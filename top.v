==> flow/design.v <==
module integrator #(parameter W=16)
	(input reset, input clk, input en, input signed [W-1:0] din, output reg signed [W-1:0] dout = 0);
	always @(posedge clk)
	begin
		if (reset)
			dout <= 0;
		else
			if (en)
				dout <= dout + din;
	end
endmodule
module comb #(parameter W=16)
	(input reset, input clk, input en, input signed [W-1:0] din, output reg signed [W-1:0] dout = 0);
	reg signed [W-1:0] din_prev = 0;
	always @(posedge clk)
	begin
		if (reset) begin
			dout <= 0;
			din_prev <= 0;
		end else begin
			if (en) begin
				dout <= din - din_prev;
				din_prev <= din;
			end
		end
	end
endmodule
module cic #(parameter W=16)
	(input reset, input clk, input en_sample, input en_pcm, input din, output signed [W-1:0] out);
	reg signed [W-1:0] d0 = 0;
	wire signed [W-1:0] d1;
	wire signed [W-1:0] d2;
	wire signed [W-1:0] c1;
	wire signed [W-1:0] c2;
	integrator #(.W(W)) int0 (reset, clk, en_sample, d0, d1);
	integrator #(.W(W)) int1 (reset, clk, en_sample, d1, d2);
	comb #(.W(W)) comb0 (reset, clk, en_pcm, d2, c1);
	comb #(.W(W)) comb1 (reset, clk, en_pcm, c1, c2);
	assign out = c2;
	always @(posedge clk)
	begin
		if (reset)
			d0 <= 0;
		else
			if (din == 0)
				d0 <= +1;
			else
				d0 <= -1;
	end
endmodule
module audio_clock(input reset, input clk, output reg clk_out_pdm, output reg en_left, output reg en_right, output reg en_pcm);
	reg [8:0] cnt = 0;
	reg [4:0] div = 0;
	always @(posedge clk)
	begin
		en_left <= 0;
		en_right <= 0;
		en_pcm <= 0;
		if (reset) begin
			cnt <= 0;
			div <= 0;
			clk_out_pdm <= 0;
			en_left <= 0;
			en_right <= 0;
			en_pcm <= 0;
		end else begin
			cnt <= cnt + 1;
			case (cnt)
				 0: begin
					 clk_out_pdm <= 0;
				 end
				 7: begin
					 en_left <= 1;
				 end
				 10: begin
					clk_out_pdm <= 1;
				 end
				 18: begin
					 en_right <= 1;
				 end
				 19: begin
					 div <= div + 1;
					 cnt <= 0;
					 if (div == 31) en_pcm <= 1;
				 end
		 endcase
		end
	end
endmodule
module delay(input clk, input en, input signed [15:0] din);
	reg signed [15:0] hist [15:0];
	always @(posedge clk)
	begin
		if (en) begin
			hist[15] <= hist[14];
			hist[14] <= hist[13];
			hist[13] <= hist[12];
			hist[12] <= hist[11];
			hist[11] <= hist[10];
			hist[10] <= hist[9];
			hist[9] <= hist[8];
			hist[8] <= hist[7];
			hist[7] <= hist[6];
			hist[6] <= hist[5];
			hist[5] <= hist[4];
			hist[4] <= hist[3];
			hist[3] <= hist[2];
			hist[2] <= hist[1];
			hist[1] <= hist[0];
			hist[0] <= din;
		end
	end
endmodule
module main (input reset, input clk, output clk_out_pdm, input [7:0] din, output hop);
	wire en_left;
	wire en_right;
	wire en_pcm;
	audio_clock a1 (reset, clk, clk_out_pdm, en_left, en_right, en_pcm);
	wire [15:0] val [15:0];
	generate
		genvar i;
		for (i=0; i<8; i=i+1) begin
			cic cic0 (reset, clk, en_left,  en_pcm, din[i], val[i*2+0]);
			cic cic1 (reset, clk, en_right, en_pcm, din[i], val[i*2+1]);
		end
	endgenerate
	reg [15:0] val_0[7:0];
	reg [15:0] val_1[7:0];
	reg [15:0] val_2[7:0];
	reg [15:0] val_3[7:0];
	reg [15:0] val_4[7:0];
	reg [15:0] val_5[7:0];
	reg [15:0] val_6[7:0];
	reg [15:0] val_7[7:0];
	always @(posedge clk) begin
		if (en_pcm) begin
			val_0[7] <= val_0[6];
			val_0[6] <= val_0[5];
			val_0[5] <= val_0[4];
			val_0[4] <= val_0[3];
			val_0[3] <= val_0[2];
			val_0[2] <= val_0[1];
			val_0[1] <= val_0[0];
			val_0[0] <= val[0];
			val_1[7] <= val_1[6];
			val_1[6] <= val_1[5];
			val_1[5] <= val_1[4];
			val_1[4] <= val_1[3];
			val_1[3] <= val_1[2];
			val_1[2] <= val_1[1];
			val_1[1] <= val_1[0];
			val_1[0] <= val[1];
			val_2[7] <= val_2[6];
			val_2[6] <= val_2[5];
			val_2[5] <= val_2[4];
			val_2[4] <= val_2[3];
			val_2[3] <= val_2[2];
			val_2[2] <= val_2[1];
			val_2[1] <= val_2[0];
			val_2[0] <= val[2];
			val_3[7] <= val_3[6];
			val_3[6] <= val_3[5];
			val_3[5] <= val_3[4];
			val_3[4] <= val_3[3];
			val_3[3] <= val_3[2];
			val_3[2] <= val_3[1];
			val_3[1] <= val_3[0];
			val_3[0] <= val[3];
			val_4[7] <= val_4[6];
			val_4[6] <= val_4[5];
			val_4[5] <= val_4[4];
			val_4[4] <= val_4[3];
			val_4[3] <= val_4[2];
			val_4[2] <= val_4[1];
			val_4[1] <= val_4[0];
			val_4[0] <= val[4];
			ang0 <= val_0[0] + val_1[1] + val_2[2] + val_3[3] + val_4[4];
			ang1 <= val_0[0] + val_1[0] + val_2[0] + val_3[0] + val_4[0];
			ang2 <= val_0[4] + val_1[3] + val_2[2] + val_3[1] + val_4[0];
		end
	end
	reg [7:0] n = 0;
	always @(posedge clk)
	begin
		if (en_pcm) begin
			n <= n + 1;
			if (n == 32) begin
				ang0 <= 0;
				ang1 <= 0;
				ang2 <= 0;
				n <= 0;
			end
		end
	end
	reg [15:0] ang0 = 0;
	reg [15:0] ang1 = 0;
	reg [15:0] ang2 = 0;
	assign hop = ang1[1];
endmodule
module top(input clk, output LED_R, output LED_G, output LED_B,
	input IOB_8A,
	input IOB_9B,
	input IOB_4A,
	input IOB_18A,
	input IOB_20A,
	input IOB_22A,
	input IOB_23B,
	input IOB_24A);
	wire reset;
	assign reset = 0;
	wire clk_out_pdm;
	wire [7:0] din;
	assign din = { IOB_9B, IOB_8A, IOB_4A, IOB_18A, IOB_20A, IOB_22A, IOB_23B, IOB_24A };
	wire hop;
	main main(reset, clk, clk_out_pdm, din, hop);
	assign LED_R = clk_out_pdm;
	assign LED_G = hop;
	assign LED_B = 0;
endmodule
======== Reports on top ========
What the tools print for top, step after step.
Line numbers count from 1 in the design file above.
Operators carry their Yosys type and port widths (W data, S select, Z words).
Library cell names are shortened.
Not given: n/a
set-up
  design top .............................. top
  clock port .............................. clk
  cell library ............................ sky130hd
  corner .................................. tt_025C_1v80

======== Elaborated design ========
Yosys after proc, flatten, opt, wreduce and memory -nomap, before mapping. Print and check cells are not counted. Equal cells are merged and count once.
storage and ports
  register bits ........................... 10
  cells after elaboration ................. 8
cells by class
  add/sub/neg operators ................... 1
  multiplexer cells ....................... 1
  eq/ne operators ......................... 2
  reductions and logical operators ........ 2
operator list
  operator               count
  $add A9 B1 Y9 const B  1
  $eq A9 B4 Y1 const B   1
  $eq A9 B5 Y1 const B   1
  $logic_not A9 Y1       1
  $reduce_bool A2 Y1     1
  $pmux W1 S2            1

======== Depth ========
Yosys ltp: most cells in a row. Word level: on the elaborated netlist, between registers, memories and ports. Mapped: between sequential cells and ports; inverters and the memories' decode and read muxes count.
depth
  depth after elaboration ................. 2
  ABC_AREA ................................ 0
  gate-level depth with buffers ........... 4

======== Mapped cells and area ========
The flow's flattened synthesis, as Yosys stat reports it; memories are mapped. The netlist is that of the ABC_AREA named above (0 if unset); the other value can give another one.
Totals and module areas in this step are rounded.
synthesis totals
  cell count .............................. 49
  buffer cells ............................ 2
  flip-flop cells ......................... 10
  mapped area ............................. 0.000488 mm²
cell types
  cell type  count  area in all (µm²)
  dfxtp_1    9      180.173
  ha_1       3      37.536
  xor2_1     4      35.034
  edfxtp_1   1      30.029
  inv_1      5      18.768
  xnor2_1    2      17.517
  nor3_4     1      16.266
  buf_4      2      15.014
  a31oi_1    2      12.512
  mux2_2     1      11.261
  nand2_1    3      11.261
  or3_4      1      11.261
  and3b_2    1      10.01
  nand3_1    2      10.01
  nor3_1     2      10.01
  and2b_2    1      8.758
  and4_1     1      8.758
  o221ai_1   1      8.758
Other cell types: 6; their cells: 7.
By module: a second synthesis without flattening, with its own total; a netlist apart from the flattened one above.
unflattened totals
  cell total of the unflattened synthesis .. 97
  area (unflattened synthesis) ............ 0.0008646 mm²
Each row is one instance without its submodules.
modules
  module       seq. area (mm²)  instances  cells  area (mm²)
  audio_clock  0.0003603        1          93     0.0008421
  main         0                1          2      0.0000113
  top          0                1          2      0.0000113

======== Worst setup path after synthesis ========
Source: OpenSTA report_checks on the synthesized netlist (no wires, ideal clock, input and output delay 20% of the period each), path of least setup slack; recovery checks are left aside. Register names are those of the netlist, which keeps one name where synthesis merged equal registers.
path post-synthesis
  kind .................................... reg2reg
  from .................................... register main.a1.cnt[5]
  to ...................................... register main.a1.clk_out_pdm
  launch time at the first pin ............ 0.000 ns
  arrival time ............................ 1.081 ns
  path slack .............................. 0.328 ns
  path delay .............................. 1.372 ns
  library setup time ...................... 0.291 ns
  required time ........................... 1.409 ns
  driving pins on the path ................ 4
  period .................................. 1.7 ns
  synthesis period reached ................ 1.372 ns
"path delay" = arrival - input delay + setup time.
"driving pins on the path" counts driving pins, that of a launching flip-flop among them; a cell with two outputs on the path counts twice.
"synthesis period reached" is the clock period less the worst setup slack; recovery checks do not enter. This is arithmetic on one report: input and output delays are still those of the set period (20% each).
Between the ends stands the longest chain of elaborated cells between them, by number of cells; it is not shown to be the way that was timed. Of several equally long chains one is given.
A line is the first line of the expression or statement that the cell stems from. Yosys adds cells for indexed reads and writes and turns some case tables into memories.
At most two assigning lines are given for a register; there are more.
The path ends at the enable pin of a flip-flop; only ways to that pin are counted.
on the way, post-synthesis
  cells stage by stage .................... dfxtp_1 > or3_4 > nor3_4 > and3_2
  cells in the longest elaborated chain ... 2
  elaborated cells on any way between the ends .. 3
  RTL lines with such cells ............... 1
  those cells by class .................... eq/ne (1); reduce/logical (2)
ends and longest elaborated chain, post-synthesis
  item                line  text
  from (decl)         52    reg [8:0] cnt = 0;
  from (assign)       60    cnt <= 0;
  from (assign)       67    cnt <= cnt + 1;
  $eq A9 B4 Y1        68    case (cnt)
  $reduce_bool A2 Y1  n/a
  to (assign)         62    clk_out_pdm <= 0;
  to (assign)         70    clk_out_pdm <= 0;
  to (decl)           51    module audio_clock(input reset, input clk, output reg clk_out_pdm, output reg en_left, output reg en_right, ou ...

======== Timing after layout ========
Path of least setup slack in the final report of job 1 (OpenROAD, finished layout, wires in). Where an end is a register, its clock arrival counts in the times.
path post-layout
  kind .................................... reg2reg
  from .................................... register main.a1.cnt[5]
  to ...................................... register main.a1.clk_out_pdm
  arrival time ............................ 1.44 ns
  required time ........................... 1.49 ns
  period .................................. 1.37 ns
  driving pins on the path ................ 5
  path slack .............................. 0.05 ns
  launch time at the first pin ............ 0.24 ns
  library setup time ...................... 0.12 ns
Between the ends stands the longest chain of elaborated cells between them, by number of cells; it is not shown to be the way that was timed. Of several equally long chains one is given.
At most two assigning lines are given for a register; there are more.
The path ends at the data pin of a flip-flop with enable; ways to the enable are not counted.
on the way, post-layout
  cells stage by stage .................... dfxtp_1 > or3_4 > nor3_4 > buf_4 > and4_1
  cells in the longest elaborated chain ... 2
  elaborated cells on any way between the ends .. 3
  RTL lines with such cells ............... 1
  those cells by class .................... eq/ne (1); mux (1); reduce/logical (1)
ends and longest elaborated chain, post-layout
  item           line  text
  from (decl)    52    reg [8:0] cnt = 0;
  from (assign)  60    cnt <= 0;
  from (assign)  67    cnt <= cnt + 1;
  $eq A9 B4 Y1   68    case (cnt)
  $pmux W1 S2    68
  to (assign)    62    clk_out_pdm <= 0;
  to (assign)    70    clk_out_pdm <= 0;
  to (decl)      51    module audio_clock(input reset, input clk, output reg clk_out_pdm, output reg en_left, output reg en_right, ou ...

Subject: flow runs of top

Hi,

top through Yosys and OpenROAD on sky130hd: 2 stored runs, unordered, with their settings and measured results. The constraints put input and output delay at 20% of the set period each and load the outputs with 0.01 pF.
"critical setup path time" is the time allowed to the run's worst setup path (the clock period less input and output delay, where it has them) less its slack. Clock arrival times count: a late capture clock shortens it, a late launch clock lengthens it.
"overall power" is the tool's figure for a default switching activity; nothing was simulated.
Values from the reports are rounded here.

======== job 1 ========
==> flow/run.sh <==
#!/bin/bash
# the make line also repeats the synthesis and layout settings of config.mk as NAME=value (left out here)
make -C /OpenROAD-flow-scripts/flow DESIGN_CONFIG=/design/flow/config.mk WORK_HOME=/design/flow/orfs CLKGATE_MAP_FILE= finish
==> flow/config.mk <==
export PLATFORM = sky130hd
export DESIGN_NAME = top
export DESIGN_NICKNAME = top
export VERILOG_FILES = /design/flow/design.v
export SDC_FILE = /design/flow/constraint.sdc
export NUM_CORES = 4
export LEC_CHECK = 0
export ABC_AREA = 0
export CAP_MARGIN = 20
export CORE_MARGIN = 2
export CORE_UTILIZATION = 45
export GPL_ROUTABILITY_DRIVEN = 0
export HOLD_SLACK_MARGIN = 0.24
export SLEW_MARGIN = 5
export TNS_END_PERCENT = 20
==> flow/constraint.sdc <==
create_clock -name core_clock -period 1.37 [get_ports {clk}]
set_input_delay 0.2740 -clock core_clock [delete_from_list [all_inputs] [get_ports {clk}]]
set_output_delay 0.2740 -clock core_clock [all_outputs]
set_load 0.01 [all_outputs]

-------- measured, job 1 --------
  mapped cell area after synthesis ........ 0.000488 mm²
  full die area ........................... 0.001364 mm²
  utilization of the finished layout ...... 59.5%
  setup slack of the worst path ........... 0.051 ns
  post-route worst hold slack ............. 0.470 ns
  overall power ........................... 515.3 µW
  critical setup path time ................ 1.32 ns
  kind of the worst setup path ............ reg2reg

======== job 2 ========
==> flow/run.sh <==
#!/bin/bash
# the make line also repeats the synthesis and layout settings of config.mk as NAME=value (left out here)
make -C /OpenROAD-flow-scripts/flow DESIGN_CONFIG=/design/flow/config.mk WORK_HOME=/design/flow/orfs CLKGATE_MAP_FILE= finish
==> flow/config.mk <==
export PLATFORM = sky130hd
export DESIGN_NAME = top
export DESIGN_NICKNAME = top
export VERILOG_FILES = /design/flow/design.v
export SDC_FILE = /design/flow/constraint.sdc
export NUM_CORES = 4
export LEC_CHECK = 0
export ABC_AREA = 1
export CAP_MARGIN = 20
export CORE_ASPECT_RATIO = 0.81
export CORE_MARGIN = 2
export CORE_UTILIZATION = 62
export GPL_TIMING_DRIVEN = 0
export HOLD_SLACK_MARGIN = 0.06
export SETUP_SLACK_MARGIN = 0.13
export SLEW_MARGIN = 15
==> flow/constraint.sdc <==
create_clock -name core_clock -period 1.41 [get_ports {clk}]
set_input_delay 0.2820 -clock core_clock [delete_from_list [all_inputs] [get_ports {clk}]]
set_output_delay 0.2820 -clock core_clock [all_outputs]
set_load 0.01 [all_outputs]

-------- job 2 --------
  unfinished; error PDN-0185 in floorplanning

Regards
